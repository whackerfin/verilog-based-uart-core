==> flow/design.v <==
module ram
#(parameter DEPTH=64,WIDTH=8)  
(
    input [5:0] addr,
    input wr_en,  
    output reg [7:0] data_out,
    input [7:0] data_in,
    input clock,reset,
    input clear
);
reg [7:0] memory[63:0];
reg clear_started;  
reg [5:0] cnt;
always @(posedge clock) begin
    if(reset) begin
        data_out <= 8'd0;
        cnt <= 6'd0;
        clear_started <= 1'd0;
    end else begin
        if (clear_started) begin
            memory[cnt] <= 8'd0;
            if (cnt == 63) begin
                clear_started <= 1'd0;
                cnt <= 6'd0;
            end
            else begin
                cnt <= cnt + 6'd1;
            end
        end else begin
            if (clear) begin
                clear_started <= 1'd1;
            end
            else if (wr_en) begin
                memory[addr] <= data_in;
            end
            else if (!wr_en) begin
                data_out <= memory[addr];
            end
        end
    end
end
endmodule
# Reports on ram

The steps from the RTL of ram to its reports follow in flow order.
Line numbers count from 1 in the design file above.
Library cell names are shortened.
A cell with -- has no value.

Design top: ram
Clock: clock
Library: sky130hd
Library corner: tt_025C_1v80

# After elaboration

Source: Yosys, flattened and elaborated, memories not mapped. Widths are those after wreduce. Registers that Yosys merges into a memory's read port (data or address) are not register bits. Print and check cells do not count. Equal cells are merged and count once.
Yosys's memory passes give these memory sizes; they may raise the number of words (mostly to a power of two), join words into wider ones and drop unused or constant bits.

Register bits after elaboration: 7
Memory bits (writable): 512
Clocked read ports x word width: 8
Memories: 1
Input bits: 18
Output and inout port bits: 8
Word-level cells: 33

Memory list:

| name   | depth | width | read ports | wr ports | line | text |
| memory | 64    | 8     | 1          | 1        | 11   | `reg [7:0] memory[63:0];` |

Add/sub/neg operators: 1
Eq/ne operators: 1
Muxes and demuxes: 23
Bitwise operators: 3
Reduce/logical cells: 2

Operator list:

| kind                                         | number |
| two-way mux 6 bit                            | 8 |
| two-way mux 8 bit                            | 5 |
| two-way mux 1 bit                            | 10 |
| OR reduction 8 bit                           | 1 |
| adder 6 x 1 -> 6 bit (second input constant) | 1 |
| equality test 6 bit (second input constant)  | 1 |
| NOT 1 bit                                    | 3 |
| AND reduction 3 bit                          | 1 |

# Longest topological paths

Depth = most cells in a row (Yosys ltp): at word level without a register or memory, in the mapped netlist without a sequential cell, where the memories' decode and read muxes count.

Depth in word-level cells: 6
ABC_AREA: 1
Depth in mapped cells: 14
Mapped depth without buffers: 11

# After synthesis

The flow's flattened synthesis, as Yosys stat reports it; memories are mapped. The netlist is that of the ABC_AREA named above (0 if unset); the other value can give another one.
The area totals of this step are shown rounded.

Cells by type:

| type     | number | area in all (µm²) |
| edfxtp_1 | 512    | 1.54E+04 |
| nand3_1  | 472    | 2.36E+03 |
| nand2_1  | 604    | 2.27E+03 |
| buf_2    | 74     | 370.355 |
| nor2_1   | 94     | 352.838 |
| dfxtp_1  | 15     | 300.288 |
| clkbuf_1 | 27     | 101.347 |
| nand4_2  | 8      | 100.096 |
| inv_1    | 25     | 93.84 |
| o21ai_4  | 3      | 48.797 |
| o21ai_2  | 4      | 35.034 |
| buf_1    | 9      | 33.782 |
| inv_2    | 9      | 33.782 |
| a21oi_1  | 5      | 25.024 |
| buf_4    | 3      | 22.522 |
| nor3_1   | 3      | 15.014 |
| o21ai_0  | 3      | 15.014 |
| ha_1     | 1      | 12.512 |

Other cell types: 11; their cells: 11.

Mapped cells: 1,882
Cell area after synthesis: 22,000 µm²
Sequential part of the area: 16,000 µm²
Mapped flip-flops: 527
Buffer cells: 114

# Worst setup path after synthesis

Source: OpenSTA report_checks on the synthesized netlist (no wires, ideal clock, input and output delay 20% of the period each), path of least setup slack; recovery checks are left aside. Register names are those of the netlist, which keeps one name where synthesis merged equal registers.

Path kind: in2reg
Start point: input clear
End point: memory memory[0][0]
Period: 3.82 ns
External input delay: 0.764 ns
Library setup time: 0.499 ns
Arrival: 2.626 ns
Required time: 3.321 ns
Slack: 0.695 ns
Path delay: 2.361 ns
Stages on the path: 4
Synthesis period reached: 3.125 ns

"path delay" is the arrival time less input delay plus setup time.
"stages on the path": output pins that drive a net of the path, with the launching flip-flop's if there is one; two outputs of one cell count as two.
"synthesis period reached" is the clock period less the worst setup slack; recovery checks do not enter. This is arithmetic on one report: input and output delays are still those of the set period (20% each).
Between the ends stands the longest chain of elaborated cells between them, by number of cells; it is not shown to be the way that was timed. Of several equally long chains one is given.
Each line given opens the expression or statement behind the cell; cells for indexed reads and writes are added by Yosys, which also makes memories of some case tables.
The path ends at the data pin of a flip-flop with enable; ways to the enable are not counted.

Cell sequence: nor2_4 -> nand3_2 -> buf_2 -> nor2_1
Cells in the longest elaborated chain: 5
Elaborated cells between the ends (all ways): 8
Classes of those cells: 7 x mux; 1 x reduce/logical

Ends and longest elaborated chain, post-synthesis:

| what               | line | text |
| start, declared    | 9    | `input clear` |
| two-way mux 1 bit  | 30   | `if (clear) begin` |
| two-way mux 1 bit  | 20   | `if (clear_started) begin` |
| two-way mux 1 bit  | 15   | `if(reset) begin` |
| OR reduction 8 bit | --   |  |
| two-way mux 8 bit  | --   |  |
| end, declared      | 11   | `reg [7:0] memory[63:0];` |

# Path in the finished layout

From the final timing report of flow run A: the path of least setup slack in the routed layout; clock arrival at registers is part of the times.

Path kind: in2reg
Start point: input reset
End point: memory memory[8][3]
Period: 3.53 ns
External input delay: 0.71 ns
Library setup time: 0.37 ns
Arrival: 3.88 ns
Required time: 3.74 ns
Slack: -0.14 ns
Stages on the path: 7

Between the ends stands the longest chain of elaborated cells between them, by number of cells; it is not shown to be the way that was timed. Of several equally long chains one is given.
The path ends at the enable pin of a flip-flop; only ways to that pin are counted.

Cell sequence: clkdlybuf4s50_1 -> inv_2 -> nand3_2 -> buf_2 -> o21ai_2 -> nand4_2 -> nor2_1
Cells in the longest elaborated chain: 3
Elaborated cells between the ends (all ways): 7
Classes of those cells: 6 x mux; 1 x reduce/logical

Ends and longest elaborated chain, after layout:

| what               | line | text |
| start, declared    | 8    | `input clock,reset,` |
| two-way mux 1 bit  | 15   | `if(reset) begin` |
| OR reduction 8 bit | --   |  |
| two-way mux 6 bit  | --   |  |
| end, declared      | 11   | `reg [7:0] memory[63:0];` |

## Implementation results

Below are 2 stored runs of the flow (Yosys, OpenROAD; platform sky130hd) on ram, each with its settings and what was measured, unordered. Constraints: input delay and output delay 20% of the set period each, output load 0.01 pF.
"achieved clock period": clock period set for the run, less the worst setup slack. It is reckoned from that one timing run; input and output delays stay at 20% of the period that was set.
"time on the worst setup path": the worst setup path's part of the clock period (all of it between registers, 20% less for each end at a port) less its slack. A launch clock that arrives late makes it longer, a capture clock that arrives late makes it shorter.
"total power after layout" is the tool's figure for a default switching activity; nothing was simulated.
Values from the reports are rounded here.
Among the settings, -- means not set for that run.

| setting or result                     | flow run A | flow run B |
| period_ns                             | 3.53       | 2.72       |
| CORE_UTILIZATION                      | 42         | 40         |
| SETUP_SLACK_MARGIN                    | 0.03       | --         |
| HOLD_SLACK_MARGIN                     | 0.15       | --         |
| CORE_ASPECT_RATIO                     | 0.51       | --         |
| ABC_AREA                              | 1          | --         |
| GPL_TIMING_DRIVEN                     | 0          | --         |
| CAP_MARGIN                            | 15         | 20         |
| MIN_ROUTING_LAYER                     | met2       | --         |
| CORE_MARGIN                           | 2          | 2          |
| SLEW_MARGIN                           | 20         | 20         |
| achieved clock period (ns)            | 3.669      | 2.592      |
| total power after layout (uW)         | 13,000     | 17,000     |
| setup total negative slack (ns)       | -5.5       | 0.000      |
| final worst hold slack (ns)           | 0.53       | 0.61       |
| area inside the die boundary (µm²)    | 53,000     | 53,000     |
| time on the worst setup path (ns)     | 2.96       | 2.05       |
| kind of the worst setup path          | in2reg     | in2reg     |
| utilization (%)                       | 49         | 48         |
| standard-cell area after layout (µm²) | 25,000     | 25,000     |
| worst setup slack after layout (ns)   | -0.14      | 0.13       |
| netlist area reported by Yosys (µm²)  | 22,000     | 21,000     |
